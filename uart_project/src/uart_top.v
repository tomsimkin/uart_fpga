==> flow/design.v <==
module uart_debounce
#(
	parameter integer CLK_FREQ = 27_000_000, 	 
	parameter integer HOLD_MS  = 5				 
)
(
	input 	wire 	clk,		 
	input 	wire 	btn_press,	 
	output 	reg 	btn_result	 
);
localparam integer hold_max = (CLK_FREQ / 1000) * HOLD_MS; 	 
reg [17:0] counter = 0;
reg 	   sync1 = 1'b1;
reg        sync2 = 1'b1;						  
initial 
begin
    btn_result = 1'b1;
end
always @(posedge clk)
begin
	sync1 <= btn_press;
	sync2 <= sync1;
end
wire btn_debounced = sync2;
always @(posedge clk)
begin
	if (sync2 == btn_result)		 
		counter <= 0;
	else if (counter == hold_max) 	 
	begin
		btn_result <= btn_debounced;
		counter <= 0;
	end
	else
		counter <= counter + 18'd1;
end
endmodule
module uart_rx 
#(
	parameter integer clk_frequency = 27, 	  
	parameter integer baud_rate 	= 115200  
)
(
	input 				i_clk, 			 
	input 				i_rst_n,	 	 
	input 				i_byte_accept, 	 
	input 				i_data_bit, 	 
	output reg 			o_done, 		 
	output reg [7:0] 	o_data_byte, 	 
	output reg 			framing_error	 
);
localparam integer clk_cycle = (clk_frequency * 1000000) / baud_rate;  
localparam s_idle 				= 3'b000;  
localparam s_start				= 3'b001;  
localparam s_data_byte 			= 3'b010;  
localparam s_stop 				= 3'b011;  
localparam s_hold 				= 3'b100;  
reg [2:0] 	current_state, next_state; 	 
reg		  	rx_sync1, rx_sync2;	    	 
reg [15:0] 	clock_counter;		         
reg [7:0] 	temp_data;					 
reg [2:0] 	bit_index;				     
always @(posedge i_clk or negedge i_rst_n) 
begin
	if (i_rst_n == 1'b0)
	begin
		rx_sync1 <= 1'b1;
		rx_sync2 <= 1'b1;
	end
	else
	begin
		rx_sync1 <= i_data_bit;
		rx_sync2 <= rx_sync1;
	end
end
wire synced_data_bit = rx_sync2;
wire start_fall = rx_sync2 & ~rx_sync1;  
always @(*)
begin
	next_state = current_state;  
	case (current_state)
		s_idle: 
			if (start_fall) 
				next_state = s_start;
		s_start:
			if (clock_counter == (clk_cycle / 2 - 1) && synced_data_bit == 1'b1)  
				next_state = s_idle;
			else if (clock_counter == clk_cycle - 1)  
				next_state = s_data_byte; 
		s_data_byte:
			if (clock_counter == clk_cycle - 1 && bit_index == 3'd7) 
				next_state = s_stop;
		s_stop:
			if (clock_counter == clk_cycle / 2 - 1)  
				next_state = s_hold;
		s_hold:
			if (i_byte_accept) 			
				next_state = s_idle;
		default:
			next_state = s_idle;
	endcase
end
always @(posedge i_clk or negedge i_rst_n)
begin
	if (i_rst_n == 1'b0)
		current_state <= s_idle;
	else
		current_state <= next_state;
end
always @(posedge i_clk or negedge i_rst_n)
begin
	if (i_rst_n == 1'b0)
		clock_counter <= 16'd0;
	else if ((current_state == s_data_byte && clock_counter == clk_cycle - 1) || next_state != current_state)  
		clock_counter <= 16'd0;
	else
		clock_counter <= clock_counter + 16'd1;
end
always @(posedge i_clk or negedge i_rst_n)
begin
	if (i_rst_n == 1'b0)
		bit_index <= 3'd0;
	else if (current_state == s_data_byte && clock_counter == clk_cycle - 1)
		bit_index <= bit_index + 3'd1;
	else if (current_state != s_data_byte)
		bit_index <= 3'd0;
end
always @(posedge i_clk or negedge i_rst_n)
begin
	if (i_rst_n == 1'b0)
		temp_data <= 8'd0;
    else if (current_state == s_idle && next_state == s_start)
		temp_data <= 8'd0;
	else if (current_state == s_data_byte && clock_counter == clk_cycle / 2 - 1)
		temp_data[bit_index] <= synced_data_bit;
end
always @(posedge i_clk or negedge i_rst_n) 
begin
	if (i_rst_n == 1'b0)
		framing_error <= 1'b0;
	else if (current_state ==s_idle && next_state == s_start)
		framing_error <= 1'b0;
	else if (current_state == s_stop && clock_counter == clk_cycle / 2 - 1)
		framing_error <= (synced_data_bit != 1'b1);
end
always @(posedge i_clk or negedge i_rst_n)
begin
	if (i_rst_n == 1'b0)
		o_data_byte <= 8'd0;
	else if (current_state == s_stop && next_state != current_state)
		o_data_byte <= temp_data;
end
always @(posedge i_clk or negedge i_rst_n)
begin
	if (i_rst_n == 1'b0)
		o_done <= 1'b0;
	else if (current_state == s_stop && next_state != current_state)
		o_done <= 1'b1;
	else if (current_state == s_hold && i_byte_accept == 1'b1)
		o_done <= 1'b0;
end
endmodule
module uart_top
(
	input 	wire clk, 				 
	input 	wire rst_btn, 			 
	input 	wire BL616_UART_RX, 	 
	output 	wire BL616_UART_TX, 	 
	output 	reg LED0, 				 
	output	reg LED1,				 
	output 	reg LED2,				 
	output 	reg LED3,				 
	output 	wire LED4				 
);
wire rst_active, rst_n; 
assign rst_n = ~rst_active;  
uart_debounce
#(
	.CLK_FREQ	(27_000_000),
	.HOLD_MS 	(5)
)
DEBOUNCE
(
	.clk 		(clk),
	.btn_press 	(rst_btn),
	.btn_result (rst_active)     
);
wire 		rx_done;			 
wire [7:0] 	rx_data;			 
wire 		rx_framing_err; 	 
reg 		rx_ack;				 
reg 		error_detect;		 
reg [7:0]   rx_data_latched;     
reg [25:0]  delay_counter;       
reg         delay_active;        
reg 	tx_valid;				 
wire 	tx_ready;				 
uart_rx 
#(
	.clk_frequency(27), 		 
	.baud_rate(115200)			 
)
RX
(
	.i_clk         (clk),
    .i_rst_n       (rst_n),
    .i_byte_accept (rx_ack),
    .i_data_bit    (BL616_UART_RX),
    .o_done        (rx_done),
    .o_data_byte   (rx_data),
    .framing_error (rx_framing_err)
);
uart_tx
#(
	.clk_frequency(27), 		 
	.baud_rate(115200)			 
)
TX
(
    .i_clk    	 (clk),
    .i_rst_n   	 (rst_n),
    .data_send 	 (rx_data_latched),
    .tx_valid  	 (tx_valid),
    .ready_tx  	 (tx_ready),
    .o_tx      	 (BL616_UART_TX)
);
always @(posedge clk or negedge rst_n)
begin
    if (!rst_n)
    begin
        rx_data_latched <= 8'd0;
        tx_valid <= 1'b0;
        delay_counter <= 26'd0;
        delay_active <= 1'b0;
        rx_ack <= 1'b0;
    end
    else
    begin
        if (rx_done && !rx_ack)
        begin
            rx_data_latched <= rx_data;  	 
            rx_ack <= 1'b1;             	 
            delay_active <= 1'b1;       	 
            delay_counter <= 26'd0;     	 
        end
        else if (rx_ack && !rx_done)
        begin
            rx_ack <= 1'b0;          		 
        end
        if (delay_active)
        begin
            if (delay_counter < 26'd2_000_000)  
            begin
                delay_counter <= delay_counter + 26'd1;
            end
            else
            begin
                delay_active <= 1'b0;
                tx_valid <= 1'b1;        
            end
        end
        if (tx_valid && tx_ready)
        begin
            tx_valid <= 1'b0;
        end
    end
end
reg [24:0] heart_counter;
always @(posedge clk or negedge rst_n)
begin
	if (!rst_n)
	begin
		heart_counter <= 0;
		LED0 		  <= 1'b1;
	end
	else if (heart_counter == 27_000_000 - 1)
	begin
		heart_counter <= 0;
		LED0 <= ~LED0;
	end
	else
		heart_counter <= heart_counter + 25'd1;
end
reg [23:0] led1_counter, led2_counter;
reg rx_done_d;								 
wire rx_done_rise = rx_done && ~rx_done_d;
wire tx_accept = tx_valid && tx_ready;
always @(posedge clk or negedge rst_n)
begin
    if (!rst_n)
    begin
        led1_counter    <= 0;
        led2_counter    <= 0;
        LED1            <= 1'b1;   
        LED2            <= 1'b1;   
		rx_done_d 		<= 1'b0;
    end
    else
    begin
		rx_done_d <= rx_done;
        if (rx_done_rise)
            led1_counter <= 24'd5_400_000;   
        else if (led1_counter > 0)
        begin
            led1_counter <= led1_counter - 1;
            LED1 <= 1'b0;   
        end
        else
            LED1 <= 1'b1;   
        if (tx_accept)   
            led2_counter <= 24'd5_400_000;   
        else if (led2_counter > 0)
        begin
            led2_counter <= led2_counter - 1;
            LED2 <= 1'b0;   
        end
        else
            LED2 <= 1'b1;   
    end
end
always @(posedge clk or negedge rst_n)
begin
    if (!rst_n)
        error_detect <= 1'b0;   
    else if (rx_framing_err)	
        error_detect <= 1'b1;   
end
always @(posedge clk or negedge rst_n)
begin
    if (!rst_n)
        LED3 <= 1'b1;   
    else
        LED3 <= error_detect ? 1'b0 : 1'b1;   
end
assign LED4 = rst_n;
endmodule
module uart_tx
#(
	parameter integer clk_frequency = 27, 	  
	parameter integer baud_rate 	= 115200  
)
(
	input		 	i_clk, 			 
	input 			i_rst_n, 		 
	input [7:0] 	data_send, 		 
	input 			tx_valid,		 
	output reg		ready_tx,		 
	output reg 		o_tx 			 
);
localparam integer clk_cycle = (clk_frequency * 1000000) / baud_rate;  
localparam s_idle 	= 3'b000;  
localparam s_start 	= 3'b001;  
localparam s_send 	= 3'b010;  
localparam s_stop 	= 3'b011;  
reg [2:0] current_state, next_state;  
reg [15:0] clock_counter; 			  
reg [2:0] bit_index; 				  
reg [7:0] temp_data;				  
always @(*)
begin
	next_state = current_state;  
	case (current_state)
		s_idle:
			if (tx_valid == 1'b1)
				next_state = s_start;
		s_start:
			if (clock_counter == clk_cycle - 1)
				next_state = s_send;
		s_send:
			if (clock_counter == clk_cycle - 1 && bit_index == 3'd7)
				next_state = s_stop;
		s_stop:
			if (clock_counter == clk_cycle - 1)
				next_state = s_idle;
		default:
			next_state = s_idle;
	endcase	
end
always @(posedge i_clk or negedge i_rst_n)
begin
	if (i_rst_n == 1'b0)
		current_state <= s_idle;
	else
		current_state <= next_state;
end
always @(posedge i_clk  or negedge i_rst_n)
begin
	if (i_rst_n == 1'b0)
		ready_tx <= 1'b1;
	else
		ready_tx <= (current_state == s_idle);
end
always @(posedge i_clk or negedge i_rst_n)
begin
	if (i_rst_n == 1'b0)
		clock_counter <= 16'd0;
	else if (current_state != next_state || clock_counter == clk_cycle - 1) 
		clock_counter <= 16'd0;
	else
		clock_counter <= clock_counter + 16'd1;
end
always @(posedge i_clk  or negedge i_rst_n)
begin
	if (i_rst_n == 1'b0)
		bit_index <= 3'd0;
	else if (current_state == s_idle)
		bit_index <= 3'd0;
	else if (current_state == s_send && clock_counter == clk_cycle - 1)
		bit_index <= bit_index + 3'd1;
end
always @(posedge i_clk  or negedge i_rst_n)
begin
	if (i_rst_n == 1'b0)
		temp_data  <= 8'd0;
	else if (current_state == s_idle && tx_valid == 1'b1)
		temp_data  <= data_send;
end
always @(posedge i_clk  or negedge i_rst_n)
begin
	if (i_rst_n == 1'b0)
		o_tx <= 1'b1;
	else
	begin
		case (current_state)
			s_idle, s_stop:
				o_tx <= 1'b1;
			s_start:
				o_tx <= 1'b0;
			s_send:
				o_tx <= temp_data[bit_index];		
			default: 
				o_tx <= 1'b1;
		endcase
	end
end
endmodule
# == Tool chain data of uart_top ==
# The steps from the RTL of uart_top to its reports follow in flow order.
# Line numbers count from 1 in the design file above.
# Cell names lack the library's common part.
# The mark -- stands for no value.
# inputs
top_module,uart_top
clk_port,clk
library,sky130hd
lib_corner,tt_025C_1v80

# == After elaboration ==
# Source: Yosys, flattened and elaborated, memories not mapped. Widths are those after wreduce. Registers that Yosys merges into a memory's read port (data or address) are not register bits. Print and check cells do not count. Equal cells are merged and count once.
# word_totals
register_bits,211
inputBits,3
# classes
addsub,10
compare,3
equal,20
shifts,3
muxes,44
n_logic,10
reduce_and_logical,33
# ops
operator,count
2-to-1 mux 24 bit,4
2-to-1 mux 26 bit,3
subtractor 24 x 1 -> 24 bit with constant B,2
greater-than comparator 24 x 1 -> 1 bit with constant B,2
2-to-1 mux 3 bit,14
adder 16 x 1 -> 16 bit with constant B,2
== test 16 x 8 -> 1 bit with constant B,2
2-to-1 mux 16 bit,2
adder 26 x 1 -> 26 bit with constant B,1
< comparator 26 x 21 -> 1 bit with constant B,1
adder 25 x 1 -> 25 bit with constant B,1
== test 25 bit with constant B,1
2-to-1 mux 25 bit,1
adder 18 x 1 -> 18 bit with constant B,1
== test 18 bit with constant B,1
nonzero test 2 bit,9
== test 16 x 7 -> 1 bit with constant B,1
2-to-1 mux 8 bit,2
logical AND 1 bit,15
case mux 3 bit (select 5 bit),1
2-to-1 mux 1 bit,15
== test 3 x 2 -> 1 bit with constant B,4
case mux 3 bit (select 4 bit),1
== test 3 x 1 -> 1 bit with constant B,3
== test 3 bit with constant B,3
variable shift 1 x 4 -> 8 bit,1
variable shift 1 x 4 -> 8 bit with constant A,1
indexed select 8 x 3 -> 1 bit,1
# Other operator kinds: 17; their cells: 28.

# == Longest topological paths ==
# Longest topological path by Yosys (ltp), each cell counted once; first at word level (registers and memories cut), then after technology mapping (sequential cells cut; the memories' decode and read muxes count).
# logic_depth
word_depth,7
ABC_AREA,1
ltp_mapped,13
depth_no_buf,12

# == Synthesis result ==
# Source: synth_stat.txt of the flow (Yosys; design flattened, memories mapped). It holds for the ABC_AREA given above (unset counts as 0); a run with the other value may have another netlist.
# Totals and module areas in this step are rounded.
# types
cell_type,count
dfrtp_1,182
nand2_1,311
inv_1,213
nor2_1,192
nand3_1,104
o21ai_0,93
dfxtp_1,20
xor2_1,44
nand4_1,44
nor3_1,52
ha_1,18
a21oi_1,43
dfstp_2,8
nor2_4,15
xnor2_1,16
nor4_1,17
nor2_2,14
o211ai_1,9
# Other cell types: 31; their cells: 95.
# mapped
stdcells,1490
area_mm2,0.0114
seq_area_mm2,0.00519
ff_cells,211
buf_cells,25

# == Worst setup path after synthesis ==
# OpenSTA on the mapped netlist: ideal clock, no wires. The path of least setup slack (recovery checks aside). Input and output delay are each 20% of the period. Register names are those of the netlist, which keeps one name where synthesis merged equal registers.
# synth_timing
path_kind,register to output
from,register DEBOUNCE.btn_result
to,output LED4
clock_period_ns,6.05
out_delay_ns,1.210
launch_ns,0.000
t_arrival_ns,4.356
required_time_ns,4.840
path_slack_ns,0.484
path_delay_ns,4.356
stages,2
path_buffers,0
synth_period_reached_ns,5.566
# "path_delay_ns" = arrival - input delay + setup time.
# A path that ends at an output port has no setup time.
# "stages" counts driving pins, that of a launching flip-flop among them; a cell with two outputs on the path counts twice.
# "synth_period_reached_ns" = period - worst setup slack (recovery checks aside). The figure is calculated, with input and output delays left at 20% of the set period.
# The rows between start and end are the longest chain of elaborated cells between them; the timing report does not say that the signal goes this way. Where chains are equally long, one stands for them.
# Each line given opens the expression or statement behind the cell; cells for indexed reads and writes are added by Yosys, which also makes memories of some case tables.
# synth_via
path_cell_list,edfxtp_1 > inv_1
elab_chain_len,1
cone_cells,1
classes_between,1 x logic
# synth_rtl
item,line_no,rtl
"start, declared",9,output reg btn_result
"start, assigned",31,btn_result <= btn_debounced;
NOT 1 bit,176,assign rst_n = ~rst_active;
"end, declared",173,output wire LED4

# == Path in the finished layout ==
# Path of least setup slack in the final report of record 1 (OpenROAD, finished layout, wires in). Where an end is a register, its clock arrival counts in the times.
# layout_timing
path_kind,register to output
from,register DEBOUNCE.btn_result
to,output LED4
clock_period_ns,7.17
out_delay_ns,1.43
launch_ns,0.54
t_arrival_ns,2.22
required_time_ns,5.74
path_slack_ns,3.51
stages,4
path_buffers,2
# The rows between start and end are the longest chain of elaborated cells between them; the timing report does not say that the signal goes this way. Where chains are equally long, one stands for them.
# layout_via
path_cell_list,edfxtp_1 > clkinvlp_4 > buf_12 > clkdlybuf4s50_1
elab_chain_len,1
cone_cells,1
classes_between,1 x logic
# layout_rtl
item,line_no,rtl
"start, declared",9,output reg btn_result
"start, assigned",31,btn_result <= btn_debounced;
NOT 1 bit,176,assign rst_n = ~rst_active;
"end, declared",173,output wire LED4

Design uart_top on sky130hd. What follows are 2 stored runs of the flow, each under its own settings; their order means nothing. The constraints put input and output delay at 20% of the set period each and load the outputs with 0.01 pF.
"achievedPeriod_ns" means the clock period less the worst setup slack. The figure is calculated, with input and output delays left at 20% of the set period.
"critical_path_time_ns" means the part of the period allowed to the worst setup path (the constraints hold back 20% at inputs and 20% at outputs) less its slack; where the path has registers, the arrival times of their clocks count too.
Measured values are rounded.

Record 1, flow files:
==> flow/run.sh <==
#!/bin/bash
# the make line also repeats the synthesis and layout settings of config.mk as NAME=value (left out here)
make -C /OpenROAD-flow-scripts/flow DESIGN_CONFIG=/design/flow/config.mk WORK_HOME=/design/flow/orfs CLKGATE_MAP_FILE= finish
==> flow/config.mk <==
export PLATFORM = sky130hd
export DESIGN_NAME = uart_top
export DESIGN_NICKNAME = uart_top
export VERILOG_FILES = /design/flow/design.v
export SDC_FILE = /design/flow/constraint.sdc
export NUM_CORES = 4
export LEC_CHECK = 0
export ABC_AREA = 1
export CAP_MARGIN = 20
export CORE_MARGIN = 9
export CORE_UTILIZATION = 33
export GPL_TIMING_DRIVEN = 0
export HOLD_SLACK_MARGIN = -0.02
export MAX_ROUTING_LAYER = met4
export PLACE_DENSITY_LB_ADDON = 0.02
export SETUP_SLACK_MARGIN = 1.76
export SLEW_MARGIN = 20
==> flow/constraint.sdc <==
create_clock -name core_clock -period 7.17 [get_ports {clk}]
set_input_delay 1.4340 -clock core_clock [delete_from_list [all_inputs] [get_ports {clk}]]
set_output_delay 1.4340 -clock core_clock [all_outputs]
set_load 0.01 [all_outputs]

==> results of record 1, as CSV <==
result,value
yosys.chip_area_mm2,0.0114
setup_worst_slack_ns,3.51
critical_path_time_ns,2.22
timing.worst_path_kind,"register to output"
layout_stdcell_area_mm2,0.0131
final_setup_tns_ns,0.000
die_area_mm2,0.0417
achievedPeriod_ns,3.656

Record 2, flow files:
==> flow/run.sh <==
#!/bin/bash
# the make line also repeats the synthesis and layout settings of config.mk as NAME=value (left out here)
make -C /OpenROAD-flow-scripts/flow DESIGN_CONFIG=/design/flow/config.mk WORK_HOME=/design/flow/orfs CLKGATE_MAP_FILE= finish
==> flow/config.mk <==
export PLATFORM = sky130hd
export DESIGN_NAME = uart_top
export DESIGN_NICKNAME = uart_top
export VERILOG_FILES = /design/flow/design.v
export SDC_FILE = /design/flow/constraint.sdc
export NUM_CORES = 4
export LEC_CHECK = 0
export ABC_AREA = 1
export CAP_MARGIN = 20
export CELL_PAD_IN_SITES_GLOBAL_PLACEMENT = 1
export CORE_ASPECT_RATIO = 1.44
export CORE_MARGIN = 3
export CORE_UTILIZATION = 45
export GPL_TIMING_DRIVEN = 1
export MAX_ROUTING_LAYER = met4
export PLACE_DENSITY_LB_ADDON = 0.13
export SLEW_MARGIN = 20
==> flow/constraint.sdc <==
create_clock -name core_clock -period 5.68 [get_ports {clk}]
set_input_delay 1.1360 -clock core_clock [delete_from_list [all_inputs] [get_ports {clk}]]
set_output_delay 1.1360 -clock core_clock [all_outputs]
set_load 0.01 [all_outputs]

==> results of record 2, as CSV <==
result,value
yosys.chip_area_mm2,0.0114
setup_worst_slack_ns,2.51
critical_path_time_ns,2.03
timing.worst_path_kind,"register to output"
layout_stdcell_area_mm2,0.0127
final_setup_tns_ns,0.000
die_area_mm2,0.0274
achievedPeriod_ns,3.169
